==> flow/design.v <==
`default_nettype none
module axi_stream_rgb2gray
(
  input  wire         clk_i,
  input  wire         rst_n_i,
  input  wire         tvalid_i,
  output wire         tready_o,
  input  wire         tlast_i,
  input  wire [23:0]  tdata_i,
  output wire         tvalid_o,
  input  wire         tready_i,
  output wire         tlast_o,
  output wire [23:0]  tdata_o
);
  typedef enum logic [1:0] {Xsize, Ysize,IMdat} state_type;
  state_type state_reg, next_state;
  logic  [17:0] data_gray;
  logic  [23:0] tdata_reg;
  logic  [23:0] data_next;
  logic  [12:0] xsize;
  logic  [12:0] ysize;
  logic  [ 7:0] R;
  logic  [ 7:0] G;
  logic  [ 7:0] B;
  logic         tvalid_reg;
  logic         tlast_reg;
  logic         tready_reg;
  logic         imagsize;
  always_comb begin
    next_state = state_reg;
    case (state_reg)
      Xsize : if (tvalid_i) next_state = Ysize;
      Ysize : if (tvalid_i) next_state = IMdat;
      IMdat : if (tlast_i ) next_state = Xsize;
      default : next_state = Ysize;
    endcase
  end
  always_ff @(posedge clk_i or negedge rst_n_i) begin
    if (~rst_n_i) begin
      state_reg <= Xsize;
    end else begin
      state_reg <= next_state;
    end
  end
  assign R = tdata_i[7:0];
  assign G = tdata_i[15:8];
  assign B = tdata_i[23:16];
  always_ff @(posedge clk_i or negedge rst_n_i) begin
    if (~rst_n_i) begin
      tvalid_reg <= 0;
      tlast_reg  <= 0;
      tdata_reg  <= 0;
      tready_reg <= 0;
    end else begin
      tvalid_reg <= tvalid_i;
      tlast_reg  <= tlast_i;
      tdata_reg  <= data_next;
      tready_reg <= tready_i;
    end
  end
  assign data_gray = 76 * R + 151 * G + 28 * B;
  assign imagsize  = (state_reg == Xsize) | (state_reg == Ysize);
  assign data_next = imagsize ? tdata_i:{{16{1'b0}},data_gray[15:8] & {8{tvalid_i}}};
  assign tready_o = tready_reg;
  assign tdata_o  = tdata_reg;
  assign tvalid_o = tvalid_reg;
  assign tlast_o  = tlast_reg;
endmodule  
`default_nettype wire
* Step by step through the tools: axi_stream_rgb2gray
The steps from the RTL of axi_stream_rgb2gray to its reports follow in flow order.
Lines are those of the file above, counted from 1.
Operators carry their Yosys type and port widths (W data, S select, Z words).
Library cell names are shortened.
A cell with -- has no value.
- Design top :: axi_stream_rgb2gray
- Clock input :: clk_i
- Library :: sky130hd
- Corner :: tt_025C_1v80

* Word-level counts
Counts by Yosys on the flattened word-level netlist (proc, flatten, opt, wreduce; memories kept). Register bits leave out memories and registers merged into their read ports (data or address). Print and check cells are left out. Cells with the same type and inputs are merged into one.
- Flip-flop bits (word level) :: 29
- Bits of input ports :: 29
- Output and inout port bits :: 27
- Multipliers :: 3
- Equal/unequal tests :: 5
- $add $sub $neg :: 2
- Bitwise operators :: 2
- Reductions and logical operators :: 2
- Multiplexer cells :: 5
** Operators with widths (count)
- $mul A8 B8 Y16 const A :: 1
- $mul A5 B8 Y13 const A :: 1
- $mul A3 B8 Y11 const A :: 1
- $mux W24 :: 1
- $add A15 B16 Y16 :: 1
- $add A16 B13 Y16 :: 1
- $and A8 B8 Y8 :: 1
- $ne A2 B2 Y1 const B :: 3
- $pmux W2 S3 :: 1
- $mux W2 :: 3
- $reduce_and A3 Y1 :: 1
- $eq A2 B1 Y1 const B :: 1
- $eq A2 B2 Y1 const B :: 1
- $logic_not A2 Y1 :: 1
- $or A1 B1 Y1 :: 1

* Longest topological paths
Longest topological path by Yosys (ltp), each cell counted once; first at word level (registers and memories cut), then after technology mapping (sequential cells cut; the memories' decode and read muxes count).
- Depth after elaboration :: 5
- ABC_AREA :: 1
- Mapped depth :: 27

* After synthesis
Source: synth_stat.txt of the flow (Yosys; design flattened, memories mapped). It holds for the ABC_AREA given above (unset counts as 0); a run with the other value may have another netlist.
Totals and module areas in this step are rounded.
** Cells by type
- fa_1 :: count 47, area in all 940.902 um^2
- ha_1 :: count 72, area in all 900.864 um^2
- dfrtp_1 :: count 29, area in all 725.696 um^2
- inv_1 :: count 137, area in all 514.243 um^2
- nand2_1 :: count 88, area in all 330.317 um^2
- nand3_1 :: count 27, area in all 135.13 um^2
- nor2_1 :: count 35, area in all 131.376 um^2
- a21oi_1 :: count 16, area in all 80.077 um^2
- xor2_1 :: count 9, area in all 78.826 um^2
- xnor2_1 :: count 5, area in all 43.792 um^2
- o21ai_0 :: count 6, area in all 30.029 um^2
- dfstp_2 :: count 1, area in all 26.275 um^2
- nor2_4 :: count 2, area in all 22.522 um^2
- o21bai_1 :: count 3, area in all 22.522 um^2
- nor3_2 :: count 2, area in all 20.019 um^2
- o21ai_1 :: count 4, area in all 20.019 um^2
- nand4_1 :: count 3, area in all 18.768 um^2
- a21oi_2 :: count 2, area in all 17.517 um^2
Other cell types: 12; their cells: 15.
- Mapped cells :: 503
- Buffer cells :: 1
- Flip-flop cells :: 30
- Mapped area :: 0.0042 mm^2
- Sequential area :: 0.00075 mm^2

* Worst setup path after synthesis
Source: OpenSTA report_checks on the synthesized netlist (no wires, ideal clock, input and output delay 20% of the period each), path of least setup slack; recovery checks are left aside. Register names are those of the netlist, which keeps one name where synthesis merged equal registers.
- Path type :: input-to-reg
- Start :: in tdata_i[1]
- End :: reg tdata_reg[7]
- Path buffers :: 0
- Driving pins on the path :: 25
- Required time :: 7.003 ns
- Path slack :: 0.924 ns
- Arrival time :: 6.079 ns
- Period :: 7.12 ns
- Setup time :: 0.117 ns
- Delay of the path :: 4.772 ns
- External input delay :: 1.424 ns
- Synthesis period reached :: 6.196 ns
"delay of the path" = arrival - input delay + setup time.
"driving pins on the path": output pins that drive a net of the path, with the launching flip-flop's if there is one; two outputs of one cell count as two.
"synthesis period reached" is the clock period less the worst setup slack; recovery checks do not enter. This is arithmetic on one report: input and output delays are still those of the set period (20% each).
Between the ends stands the longest chain of elaborated cells between them, by number of cells; it is not shown to be the way that was timed. Of several equally long chains one is given.
Each line given opens the expression or statement behind the cell; cells for indexed reads and writes are added by Yosys, which also makes memories of some case tables.
- Cell sequence :: ha_1 fa_1 ha_1 a21oi_1 nand2_1 xor2_1 inv_1 ha_1 ha_1 inv_1 fa_1 inv_1 fa_1 inv_1 fa_1 inv_1 ha_1 nand2_1 nand2_1 nand2_1 nand2_1 a21oi_1 nand3_1 nand3_1 nand2_1
- Cells in the longest elaborated chain :: 5
- Elaborated cells on any way between the ends :: 5
- Source lines of those cells :: 2
- Those cells by class :: add/sub (2); mul (1); mux (1); logic (1)
** RTL lines, path after synthesis
- start, declared :: line 9 : input  wire [23:0]  tdata_i,
- $mul A5 B8 Y13 :: line 61 : assign data_gray = 76 * R + 151 * G + 28 * B;
- $add A15 B16 Y16 :: line 61
- $add A16 B13 Y16 :: line 61
- $and A8 B8 Y8 :: line 63 : assign data_next = imagsize ? tdata_i:{{16{1'b0}},data_gray[15:8] & {8{tvalid_i}}};
- $mux W24 :: line 63
- end, assigned :: line 52 : tdata_reg  <= 0;
- end, assigned :: line 57 : tdata_reg  <= data_next;
- end, declared :: line 18 : logic  [23:0] tdata_reg;

* Worst path after layout
From the final timing report of run 1: the path of least setup slack in the routed layout; clock arrival at registers is part of the times.
- Path type :: input-to-reg
- Start :: in tdata_i[1]
- End :: reg tdata_reg[7]
- Path buffers :: 1
- External input delay :: 1.77 ns
- Arrival time :: 7.41 ns
- Setup time :: 0.11 ns
- Required time :: 9.03 ns
- Period :: 8.86 ns
- Driving pins on the path :: 26
- Path slack :: 1.61 ns
Between the ends stands the longest chain of elaborated cells between them, by number of cells; it is not shown to be the way that was timed. Of several equally long chains one is given.
- Cell sequence :: clkdlybuf4s50_1 ha_1 fa_1 ha_1 a21oi_1 nand2_1 xor2_1 inv_1 ha_1 ha_1 inv_1 fa_1 inv_1 fa_1 inv_1 fa_1 inv_1 ha_1 nand2_1 nand2_1 nand2_1 nand2_1 a21oi_1 nand3_1 nand3_1 nand2_1
- Cells in the longest elaborated chain :: 5
- Elaborated cells on any way between the ends :: 5
- Source lines of those cells :: 2
- Those cells by class :: add/sub (2); mul (1); mux (1); logic (1)
** RTL lines, path after layout
- start, declared :: line 9 : input  wire [23:0]  tdata_i,
- $mul A5 B8 Y13 :: line 61 : assign data_gray = 76 * R + 151 * G + 28 * B;
- $add A15 B16 Y16 :: line 61
- $add A16 B13 Y16 :: line 61
- $and A8 B8 Y8 :: line 63 : assign data_next = imagsize ? tdata_i:{{16{1'b0}},data_gray[15:8] & {8{tvalid_i}}};
- $mux W24 :: line 63
- end, assigned :: line 52 : tdata_reg  <= 0;
- end, assigned :: line 57 : tdata_reg  <= data_next;
- end, declared :: line 18 : logic  [23:0] tdata_reg;

Subject: axi_stream_rgb2gray on sky130hd, stored results

Hello all,

Design axi_stream_rgb2gray on sky130hd. What follows are 2 stored runs of the flow, each under its own settings; their order means nothing. The constraints put input and output delay at 20% of the set period each and load the outputs with 0.01 pF.
By "time used up by the worst setup path" is meant the share of the clock period that the worst setup path is allowed (20% is reserved at inputs, 20% at outputs), minus its slack. Clock arrival times at its registers enter into it.
Values from the reports are rounded here.

* Run 1
** Files
==> flow/run.sh <==
#!/bin/bash
# the make line also repeats the synthesis and layout settings of config.mk as NAME=value (left out here)
make -C /OpenROAD-flow-scripts/flow DESIGN_CONFIG=/design/flow/config.mk WORK_HOME=/design/flow/orfs CLKGATE_MAP_FILE= finish
==> flow/config.mk <==
export PLATFORM = sky130hd
export DESIGN_NAME = axi_stream_rgb2gray
export DESIGN_NICKNAME = axi_stream_rgb2gray
export VERILOG_FILES = /design/flow/design.v
export SDC_FILE = /design/flow/constraint.sdc
export NUM_CORES = 4
export LEC_CHECK = 0
export ABC_AREA = 1
export CAP_MARGIN = 20
export CORE_MARGIN = 2
export CORE_UTILIZATION = 43
export CTS_CLUSTER_DIAMETER = 190
export GPL_TIMING_DRIVEN = 0
export PLACE_DENSITY_LB_ADDON = 0.13
export SETUP_SLACK_MARGIN = -0.69
export SLEW_MARGIN = 20
==> flow/constraint.sdc <==
create_clock -name core_clock -period 8.86 [get_ports {clk_i}]
set_input_delay 1.7720 -clock core_clock [delete_from_list [all_inputs] [get_ports {clk_i}]]
set_output_delay 1.7720 -clock core_clock [all_outputs]
set_load 0.01 [all_outputs]
** Results
- Synthesized cell area :: 0.0042 mm^2
- Total die area :: 0.01 mm^2
- Standard-cell area of the final layout :: 0.005 mm^2
- Worst setup slack after layout :: 1.6 ns
- Total negative slack on setup checks :: 0.000 ns
- Time used up by the worst setup path :: 5.48 ns
- Class of the worst setup path :: input-to-reg

* Run 2
** Files
==> flow/run.sh <==
#!/bin/bash
# the make line also repeats the synthesis and layout settings of config.mk as NAME=value (left out here)
make -C /OpenROAD-flow-scripts/flow DESIGN_CONFIG=/design/flow/config.mk WORK_HOME=/design/flow/orfs CLKGATE_MAP_FILE= finish
==> flow/config.mk <==
export PLATFORM = sky130hd
export DESIGN_NAME = axi_stream_rgb2gray
export DESIGN_NICKNAME = axi_stream_rgb2gray
export VERILOG_FILES = /design/flow/design.v
export SDC_FILE = /design/flow/constraint.sdc
export NUM_CORES = 4
export LEC_CHECK = 0
export CAP_MARGIN = 20
export CORE_ASPECT_RATIO = 0.55
export CORE_MARGIN = 2
export CORE_UTILIZATION = 37
export CTS_CLUSTER_DIAMETER = 185
export CTS_CLUSTER_SIZE = 78
export PLACE_DENSITY_LB_ADDON = 0.06
export SETUP_SLACK_MARGIN = 1.93
export SLEW_MARGIN = 20
==> flow/constraint.sdc <==
create_clock -name core_clock -period 10.0 [get_ports {clk_i}]
set_input_delay 2.0000 -clock core_clock [delete_from_list [all_inputs] [get_ports {clk_i}]]
set_output_delay 2.0000 -clock core_clock [all_outputs]
set_load 0.01 [all_outputs]
** Results
- Synthesized cell area :: 0.0039 mm^2
- Total die area :: 0.011 mm^2
- Standard-cell area of the final layout :: 0.0047 mm^2
- Worst setup slack after layout :: 2.2 ns
- Total negative slack on setup checks :: 0.000 ns
- Time used up by the worst setup path :: 5.82 ns
- Class of the worst setup path :: input-to-reg

Thanks
